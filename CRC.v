==> flow/design.v <==
module CRC(
  input         clock,
  input         reset,
  input         io_en,
  input         io_in,
  output        io_out,
  output [15:0] io_debug
);
  reg  lfsr_0;  
  reg  lfsr_1;  
  reg  lfsr_2;  
  reg  lfsr_3;  
  reg  lfsr_4;  
  reg  lfsr_5;  
  reg  lfsr_6;  
  reg  lfsr_7;  
  reg  lfsr_8;  
  reg  lfsr_9;  
  reg  lfsr_10;  
  reg  lfsr_11;  
  reg  lfsr_12;  
  reg  lfsr_13;  
  reg  lfsr_14;  
  reg  lfsr_15;  
  wire  bit_ = io_en & (io_in ^ lfsr_15);  
  wire [7:0] lo = {lfsr_7,lfsr_6,lfsr_5,lfsr_4,lfsr_3,lfsr_2,lfsr_1,lfsr_0};  
  wire [7:0] hi = {lfsr_15,lfsr_14,lfsr_13,lfsr_12,lfsr_11,lfsr_10,lfsr_9,lfsr_8};  
  assign io_out = io_en ? io_in : lfsr_15;  
  assign io_debug = {hi,lo};  
  always @(posedge clock) begin
    lfsr_0 <= io_en & (io_in ^ lfsr_15);  
    lfsr_1 <= lfsr_0;  
    lfsr_2 <= lfsr_1;  
    lfsr_3 <= lfsr_2;  
    lfsr_4 <= lfsr_3;  
    lfsr_5 <= lfsr_4 ^ bit_;  
    lfsr_6 <= lfsr_5;  
    lfsr_7 <= lfsr_6;  
    lfsr_8 <= lfsr_7;  
    lfsr_9 <= lfsr_8;  
    lfsr_10 <= lfsr_9;  
    lfsr_11 <= lfsr_10;  
    lfsr_12 <= lfsr_11 ^ bit_;  
    lfsr_13 <= lfsr_12;  
    lfsr_14 <= lfsr_13;  
    lfsr_15 <= lfsr_14;  
  end
endmodule
==> Step by step through the tools: CRC <==
What the tools print for CRC, step after step.
Lines are those of the file above, counted from 1.
Library cell names are shortened.
{ "setup": {"top": "CRC", "clk_port": "clock", "lib": "sky130hd", "corner": "tt_025C_1v80"} }

==> Elaborated design <==
Counts by Yosys on the flattened word-level netlist (proc, flatten, opt, wreduce; memories kept). Register bits leave out memories and registers merged into their read ports (data or address); mux counts leave out enables and synchronous resets folded into registers. Print and check cells are left out. Cells with the same type and inputs are merged into one.
{ "word_totals": {"elab_cells": 21, "inputBits": 4, "out_inout_bits": 17, "register_bits": 16} }
{ "op_classes": {"bitwise": 4, "mux": 1} }
{ "op_table": {"columns": ["operator", "count"], "rows": [
  ["1-bit XOR", 3],
  ["1-bit bitwise AND", 1],
  ["1-bit 2-to-1 mux", 1]
]} }

==> Depth <==
Yosys ltp: most cells in a row. Word level: on the elaborated netlist, between registers, memories and ports. Mapped: between sequential cells and ports; inverters and the memories' decode and read muxes count.
{ "depth": {"word_depth": 3, "abc_area": 0, "depth_mapped": 3, "mapped_depth_nobuf": 3} }

==> Synthesis result <==
Yosys stat after the flow's synthesis: flattened, memories mapped to cells. It holds for the ABC_AREA given above (unset counts as 0); a run with the other value may have another netlist.
The area totals of this step are shown rounded.
{ "types": {"columns": ["cell", "count", "area_total_um2"], "rows": [
  ["dfxtp_1", 16, 320.307],
  ["buf_4", 16, 120.115],
  ["xnor2_1", 2, 17.517],
  ["mux2_1", 1, 11.261],
  ["xor2_1", 1, 8.758],
  ["inv_1", 1, 3.754],
  ["nand2_1", 1, 3.754]
]} }
{ "synth_totals": {"seqArea_um2": 320, "flip_flops": 16, "stdcells": 38, "n_buf": 16, "yosys_area_um2": 485} }

==> Worst setup path after synthesis <==
OpenSTA on the mapped netlist: ideal clock, no wires. The path of least setup slack (recovery checks aside). Input and output delay are each 20% of the period. Register names are those of the netlist, which keeps one name where synthesis merged equal registers.
{ "synth_timing": {"kind": "reg2reg", "startpoint": "register lfsr_15", "endpoint": "register lfsr_12", "setup_ns": 0.118, "driving_pins": 4, "arrival_time_ns": 0.696, "tclk_ns": 0.768, "launch_ns": 0.000, "required_time_ns": 0.650, "setup_slack_ns": -0.047, "n_path_buf": 0, "delay_ns": 0.814, "synth_period_reached_ns": 0.815} }
"delay_ns" is the arrival time less input delay plus setup time.
"driving_pins" counts driving pins, that of a launching flip-flop among them; a cell with two outputs on the path counts twice.
"synth_period_reached_ns" is the clock period less the worst setup slack; recovery checks do not enter. This is arithmetic on one report: input and output delays are still those of the set period (20% each).
The rows between start and end are the longest chain of elaborated cells between them; the timing report does not say that the signal goes this way. Where chains are equally long, one stands for them.
A line is the first line of the expression or statement that the cell stems from. Yosys adds cells for indexed reads and writes and turns some case tables into memories.
{ "synth_between": {"path_cell_list": "dfxtp_1 -> xor2_1 -> nand2_1 -> xnor2_1", "elab_chain_cells": 3, "cone_cells": 3, "cone_classes": "3 x logic"} }
{ "synth_lines": {"columns": ["element", "line", "rtl"], "rows": [
  ["start, declared", 24, "reg  lfsr_15;"],
  ["start, assigned", 46, "lfsr_15 <= lfsr_14;"],
  ["1-bit XOR", 25, "wire  bit_ = io_en & (io_in ^ lfsr_15);"],
  ["1-bit bitwise AND", 25, null],
  ["1-bit XOR", 43, "lfsr_12 <= lfsr_11 ^ bit_;"],
  ["end, assigned", 43, null],
  ["end, declared", 21, "reg  lfsr_12;"]
]} }

==> Path in the finished layout <==
From the final timing report of run A: the path of least setup slack in the routed layout; clock arrival at registers is part of the times.
{ "layout_timing": {"kind": "reg2out", "startpoint": "register lfsr_15", "endpoint": "output port io_out", "n_path_buf": 1, "arrival_time_ns": 0.99, "tclk_ns": 0.71, "required_time_ns": 0.57, "driving_pins": 3, "setup_slack_ns": -0.42, "out_delay_ns": 0.14, "launch_ns": 0.27} }
The rows between start and end are the longest chain of elaborated cells between them; the timing report does not say that the signal goes this way. Where chains are equally long, one stands for them.
{ "layout_between": {"path_cell_list": "dfxtp_2 -> mux2_4 -> buf_6", "elab_chain_cells": 1, "cone_cells": 1, "cone_lines": 1, "cone_classes": "1 x mux"} }
{ "layout_lines": {"columns": ["element", "line", "rtl"], "rows": [
  ["start, declared", 24, "reg  lfsr_15;"],
  ["start, assigned", 46, "lfsr_15 <= lfsr_14;"],
  ["1-bit 2-to-1 mux", 28, "assign io_out = io_en ? io_in : lfsr_15;"],
  ["end, declared", 6, "output        io_out,"]
]} }

Hand-over note for CRC

Stored flow runs of CRC (2 of them; Yosys, OpenROAD, sky130hd). They differ in their settings and are not a sequence. Constraints: input delay and output delay 20% of the set period each, output load 0.01 pF.
"achievedPeriod_ns" = clock period - worst setup slack. The figure is calculated, with input and output delays left at 20% of the set period.
"worst_path_allowed_less_slack_ns": the worst setup path's part of the clock period (all of it between registers, 20% less for each end at a port) less its slack. A launch clock that arrives late makes it longer, a capture clock that arrives late makes it shorter.
By "power_total_mw" is meant OpenSTA's value without simulated activity: inputs other than the clock are taken to toggle once in ten clock periods, and the tool carries that through the logic.
Measured values are rounded.
[
  {
    "run": "run A",
    "settings": { "period_ns": 0.71, "CORE_UTILIZATION": 36, "SETUP_SLACK_MARGIN": 0.2, "PLACE_DENSITY_LB_ADDON": 0.17, "CORE_MARGIN": 10, "TNS_END_PERCENT": 55, "GPL_TIMING_DRIVEN": 1, "SLEW_MARGIN": 35, "MIN_ROUTING_LAYER": "met2", "CAP_MARGIN": 20 },
    "results": { "layout_stdcell_area_um2": 728, "die_um2": 3220, "final_hold_ws_ns": 0.342, "yosys.chip_area_um2": 485, "worst_path_allowed_less_slack_ns": 0.99, "path_kind": "reg2out", "worst_setup_slack_ns": -0.418, "power_total_mw": 3.87, "final_setup_tns_ns": -4.01, "achievedPeriod_ns": 1.128, "final_util_frac": 0.567 }
  },
  {
    "run": "run B",
    "settings": { "period_ns": 0.69, "CORE_UTILIZATION": 55, "PLACE_DENSITY_LB_ADDON": 0.26, "CORE_MARGIN": 2, "SLEW_MARGIN": 15, "MIN_ROUTING_LAYER": "met2", "MAX_ROUTING_LAYER": "met5", "CAP_MARGIN": 20 },
    "outcome": "did not finish, floorplanning stopped with PDN-0185"
  }
]

End of note.
